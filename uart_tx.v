==> flow/design.v <==
module uart_tx_pattern(
    input clk,
    input rst,
    output reg tx,
    output reg busy,
    output reg [1:0] led  
);
    parameter BAUD_TICK_COUNT = 434;  
    parameter IDLE = 3'b000, START = 3'b001, DATA = 3'b010,
              STOP = 3'b011, CLEANUP = 3'b100;
    reg [2:0] state = IDLE;
    reg [7:0] tx_data;  
    reg [2:0] bit_index = 0;
    reg [15:0] baud_counter = 0;
    reg wr_en = 0;
    reg [23:0] delay_counter = 0;  
    reg [7:0] message [0:16];
    reg [4:0] char_index = 0;  
    initial begin
        message[0]  = "s";
        message[1]  = "a";
        message[2]  = "a";
        message[3]  = "d";
        message[4]  = " ";
        message[5]  = "i";
        message[6]  = "s";
        message[7]  = " ";
        message[8]  = "a";
        message[9]  = " ";
        message[10] = "g";
        message[11] = "o";
        message[12] = "o";
        message[13] = "d";
        message[14] = " ";
        message[15] = "b";
		  message[16] = "o";
        message[17] = "y";
		  message[18] = " ";
		  message[19] = "\r";
    end
    always @(posedge clk or posedge rst) begin
        if (rst) begin
            state <= IDLE;
            tx <= 1'b1;
            busy <= 1'b0;
            baud_counter <= 0;
            bit_index <= 0;
            delay_counter <= 0;
            wr_en <= 0;
            led <= 2'b00;
            char_index <= 0;
        end else begin
            if (state == IDLE && !busy) begin
                if (delay_counter < 5_000_000) begin
                    delay_counter <= delay_counter + 1;
                    wr_en <= 0;
                end else begin
                    wr_en <= 1;
                    delay_counter <= 0;
                end
            end
            case (state)
                IDLE: begin
                    tx <= 1'b1;
                    busy <= 1'b0;
                    if (wr_en) begin
                        tx_data <= message[char_index];  
                        state <= START;
                        busy <= 1'b1;
                        wr_en <= 0;
                        led <= led + 1;
                    end
                end
                START: begin
                    tx <= 1'b0;
                    if (baud_counter < BAUD_TICK_COUNT)
                        baud_counter <= baud_counter + 1;
                    else begin
                        baud_counter <= 0;
                        state <= DATA;
                        bit_index <= 0;
                    end
                end
                DATA: begin
                    tx <= tx_data[bit_index];
                    if (baud_counter < BAUD_TICK_COUNT)
                        baud_counter <= baud_counter + 1;
                    else begin
                        baud_counter <= 0;
                        if (bit_index < 7)
                            bit_index <= bit_index + 1;
                        else
                            state <= STOP;
                    end
                end
                STOP: begin
                    tx <= 1'b1;
                    if (baud_counter < BAUD_TICK_COUNT)
                        baud_counter <= baud_counter + 1;
                    else begin
                        baud_counter <= 0;
                        state <= CLEANUP;
                    end
                end
                CLEANUP: begin
                    if (char_index < 16)
                        char_index <= char_index + 1;
                    else
                        char_index <= 0;  
                    state <= IDLE;
                end
                default: state <= IDLE;
            endcase
        end
    end
endmodule
; ---- Tool chain data of uart_tx_pattern
; What the tools print for uart_tx_pattern, step after step.
; Line numbers count from 1 in the design file above.
; Operators carry their Yosys type and port widths (W data, S select, Z words).
; Not given: --
[design]
design = uart_tx_pattern
clock_port = clk
cell_library = sky130hd
corner = tt_025C_1v80

; ---- After elaboration
; Counts by Yosys on the flattened word-level netlist (proc, flatten, opt, wreduce; memories kept). Register bits leave out memories and registers merged into their read ports (data or address). Print and check cells are left out.
; Yosys's memory passes give these memory sizes; they may raise the number of words (mostly to a power of two), join words into wider ones and drop unused or constant bits.
[classes]
n_addsub = 5
mux = 20
bitwise = 1
equal = 10
reduce_and_logical = 12
shifts = 1
cmp = 4
[op_table]
columns = cell, count
row1 = $mux W16, 2
row2 = $add A24 B1 Y24 const B, 1
row3 = $lt A24 B23 Y1 const B, 1
row4 = $mux W24, 1
row5 = $mux W3, 8
row6 = $add A16 B1 Y16 const B, 1
row7 = $lt A16 B9 Y1 const B, 1
row8 = $ne A2 B2 Y1 const B, 6
row9 = $pmux W3 S4, 1
row10 = $shiftx A8 B3 Y1, 1
row11 = $eq A3 B2 Y1 const B, 2
row12 = $reduce_bool A3 Y1, 2
row13 = $pmux W3 S2, 1
row14 = $add A5 B1 Y5 const B, 1
row15 = $lt A5 B5 Y1 const B, 1
row16 = $reduce_and A5 Y1, 1
row17 = $mux W5, 1
row18 = $mux W1, 5
row19 = $reduce_and A4 Y1, 1
row20 = $add A3 B1 Y3 const B, 1
row21 = $eq A3 B1 Y1 const B, 1
row22 = $lt A3 B3 Y1 const B, 1
row23 = $eq A3 B3 Y1 const B, 1
row24 = $logic_not A3 Y1, 1
row25 = $reduce_and A3 Y1, 1
row26 = $reduce_or A3 Y1, 1
row27 = $pmux W1 S3, 1
row28 = $add A2 B1 Y2 const B, 1
; Not listed: further kinds 6, cells in them 6.
[word_totals]
reg_bits = 64
output_inout_bits = 4
clocked_rd_ports_x_width = 7
mem_count = 1
word_cells = 64
rom_bits = 119
[mem_list]
columns = name, words, width, read_ports, write_ports, line_no
row1 = message, 17, 7, 1, 0, 17  ; reg [7:0] message [0:16];

; ---- Logic depth
; Longest topological path by Yosys (ltp), each cell counted once; first at word level (registers and memories cut), then after technology mapping (sequential cells cut; the memories' decode and read muxes count).
[depth]
word_depth = 5
abc_area = 1
depth_mapped = 11

; ---- Synthesis result
; Source: synth_stat.txt of the flow (Yosys; design flattened, memories mapped). It holds for the ABC_AREA given above (unset counts as 0); a run with the other value may have another netlist.
; The area totals of this step are shown rounded.
[types]
columns = cell_type, count, area_total_um2
row1 = sky130_fd_sc_hd__dfrtp_1, 55, 1376.32
row2 = sky130_fd_sc_hd__nand2_1, 103, 386.621
row3 = sky130_fd_sc_hd__nor2_1, 71, 266.506
row4 = sky130_fd_sc_hd__inv_1, 59, 221.462
row5 = sky130_fd_sc_hd__edfxtp_1, 6, 180.173
row6 = sky130_fd_sc_hd__nand3_1, 31, 155.149
row7 = sky130_fd_sc_hd__xor2_1, 16, 140.134
row8 = sky130_fd_sc_hd__ha_1, 11, 137.632
row9 = sky130_fd_sc_hd__o21ai_0, 15, 75.072
row10 = sky130_fd_sc_hd__nand4_1, 8, 50.048
row11 = sky130_fd_sc_hd__xnor2_1, 5, 43.792
row12 = sky130_fd_sc_hd__nor2_4, 3, 33.782
row13 = sky130_fd_sc_hd__nor3_4, 2, 32.531
row14 = sky130_fd_sc_hd__a21oi_1, 6, 30.029
row15 = sky130_fd_sc_hd__dfstp_2, 1, 26.275
row16 = sky130_fd_sc_hd__nor2_2, 4, 25.024
row17 = sky130_fd_sc_hd__nor3_1, 5, 25.024
row18 = sky130_fd_sc_hd__buf_6, 2, 22.522
; Not listed: further types 11, cells in them 15.
[mapped]
sequential_area_um2 = 1580
ffs = 62
synth_area_um2 = 3330
stdcells = 418

; ---- Path before layout
; Path of least setup slack by OpenSTA after synthesis, without wires, with an ideal clock, recovery checks aside; 20% of the period is set as input and as output delay. Where synthesis merged equal registers, the netlist keeps one of their names.
[synth_timing]
path_kind = reg-to-reg
from = register state[2]
to = register tx_data[0]
path_slack_ps = 1112
clock_period_ps = 2710
path_buffers = 0
stages = 6
setup_time_ps = 350
delay_ps = 1598
arrival_time_ps = 1248
period_less_setup_slack_ps = 1598
; "delay_ps" is the arrival time less input delay plus setup time.
; "stages": output pins that drive a net of the path, with the launching flip-flop's if there is one; two outputs of one cell count as two.
; "period_less_setup_slack_ps" is the clock period less the worst setup slack; recovery checks do not enter. This is arithmetic on one report: input and output delays are still those of the set period (20% each).
; The rows between start and end are the longest chain of elaborated cells between them; the timing report does not say that the signal goes this way. Where chains are equally long, one stands for them.
; A line is the first line of the expression or statement that the cell stems from. Yosys adds cells for indexed reads and writes and turns some case tables into memories.
; A register here has more assigning lines than the two given.
[synth_via]
path_cell_list = sky130_fd_sc_hd__dfrtp_1 > sky130_fd_sc_hd__nor2_4 > sky130_fd_sc_hd__nand2_1 > sky130_fd_sc_hd__nor2_1 > sky130_fd_sc_hd__inv_1 > sky130_fd_sc_hd__nor2_1
elab_chain_cells = 2
[synth_lines]
columns = item, line_no
row1 = from (decl), 11  ; reg [2:0] state = IDLE;
row2 = from (assign), 43  ; state <= IDLE;
row3 = from (assign), 68  ; state <= START;
row4 = $logic_not A3 Y1, 62  ; case (state)
row5 = $reduce_and A3 Y1, --
row6 = to (decl), 12  ; reg [7:0] tx_data;

; ---- Timing after layout
; From the final timing report of flow run B: the path of least setup slack in the routed layout; clock arrival at registers is part of the times.
; The path's times are printed in steps of 10 ps; the period is the one set.
[layout_timing]
path_kind = reg-to-reg
from = register delay_counter[0]
to = register delay_counter[22]
path_buffers = 1
clock_period_ps = 1330
setup_time_ps = 50
arrival_time_ps = 1830
path_slack_ps = -220
stages = 11
; The rows between start and end are the longest chain of elaborated cells between them; the timing report does not say that the signal goes this way. Where chains are equally long, one stands for them.
; A register here has more assigning lines than the two given.
[layout_via]
path_cell_list = sky130_fd_sc_hd__dfrtp_1 > sky130_fd_sc_hd__ha_2 > sky130_fd_sc_hd__inv_2 > sky130_fd_sc_hd__nor2_1 > sky130_fd_sc_hd__nand2_1 > sky130_fd_sc_hd__buf_4 > sky130_fd_sc_hd__nor3_4 > sky130_fd_sc_hd__nand2_1 > sky130_fd_sc_hd__o21ai_1 > sky130_fd_sc_hd__nand2_1 > sky130_fd_sc_hd__inv_1
elab_chain_cells = 2
[layout_lines]
columns = item, line_no
row1 = from (decl), 16  ; reg [23:0] delay_counter = 0;
row2 = from (assign), 48  ; delay_counter <= 0;
row3 = from (assign), 55  ; delay_counter <= delay_counter + 1;
row4 = $add A24 B1 Y24, 55
row5 = $mux W24, 54  ; if (delay_counter < 5_000_000) begin
row6 = to (assign), 55
row7 = to (assign), 59  ; delay_counter <= 0;
row8 = to (decl), 16

; Measured data: module uart_tx_pattern, platform sky130hd, 2 stored runs of the flow under differing settings, order arbitrary. Input and output delays are each 20% of the period that was set; the output load is 0.01 pF.
; "clock_period_reached_ps" is the run's clock period less its worst setup slack. It is reckoned from that one timing run; input and output delays stay at 20% of the period that was set.
; "worst_path_time_ps": the worst setup path's part of the clock period (all of it between registers, 20% less for each end at a port) less its slack. A launch clock that arrives late makes it longer, a capture clock that arrives late makes it shorter.
; "power_mw": no workload was simulated; the value follows from the tool's default switching activity.
; "worst_path_time_ps" is known to 10 ps.
; Results are given in rounded form.

[flow run A: settings]
period_ns = 3.47
CORE_UTILIZATION = 60
SETUP_SLACK_MARGIN = 0.88
PLACE_DENSITY = 0.87
CORE_MARGIN = 6
CELL_PAD_IN_SITES_DETAIL_PLACEMENT = 2
GPL_ROUTABILITY_DRIVEN = 1
MIN_ROUTING_LAYER = met1
MAX_ROUTING_LAYER = met4
CAP_MARGIN = 20
SLEW_MARGIN = 20
[flow run A: results]
outcome = stopped before the end: placement reported DPL-0033

[flow run B: settings]
period_ns = 1.33
CORE_UTILIZATION = 44
SETUP_SLACK_MARGIN = -0.02
PLACE_DENSITY = 0.69
CORE_MARGIN = 3
TNS_END_PERCENT = 40
ABC_AREA = 1
GPL_TIMING_DRIVEN = 1
GPL_ROUTABILITY_DRIVEN = 1
CTS_CLUSTER_DIAMETER = 173
MAX_ROUTING_LAYER = met4
CAP_MARGIN = 20
SLEW_MARGIN = 20
[flow run B: results]
utilization_pct = 63.5
clock_period_reached_ps = 1551
synth_chip_area_um2 = 3330
die_footprint_um2 = 8640
tns_setup_ps = -5330
finalCellArea_um2 = 4630
ws_setup_ps = -221
worst_path_time_ps = 1550
critical_path_kind = reg-to-reg
power_mw = 3.60
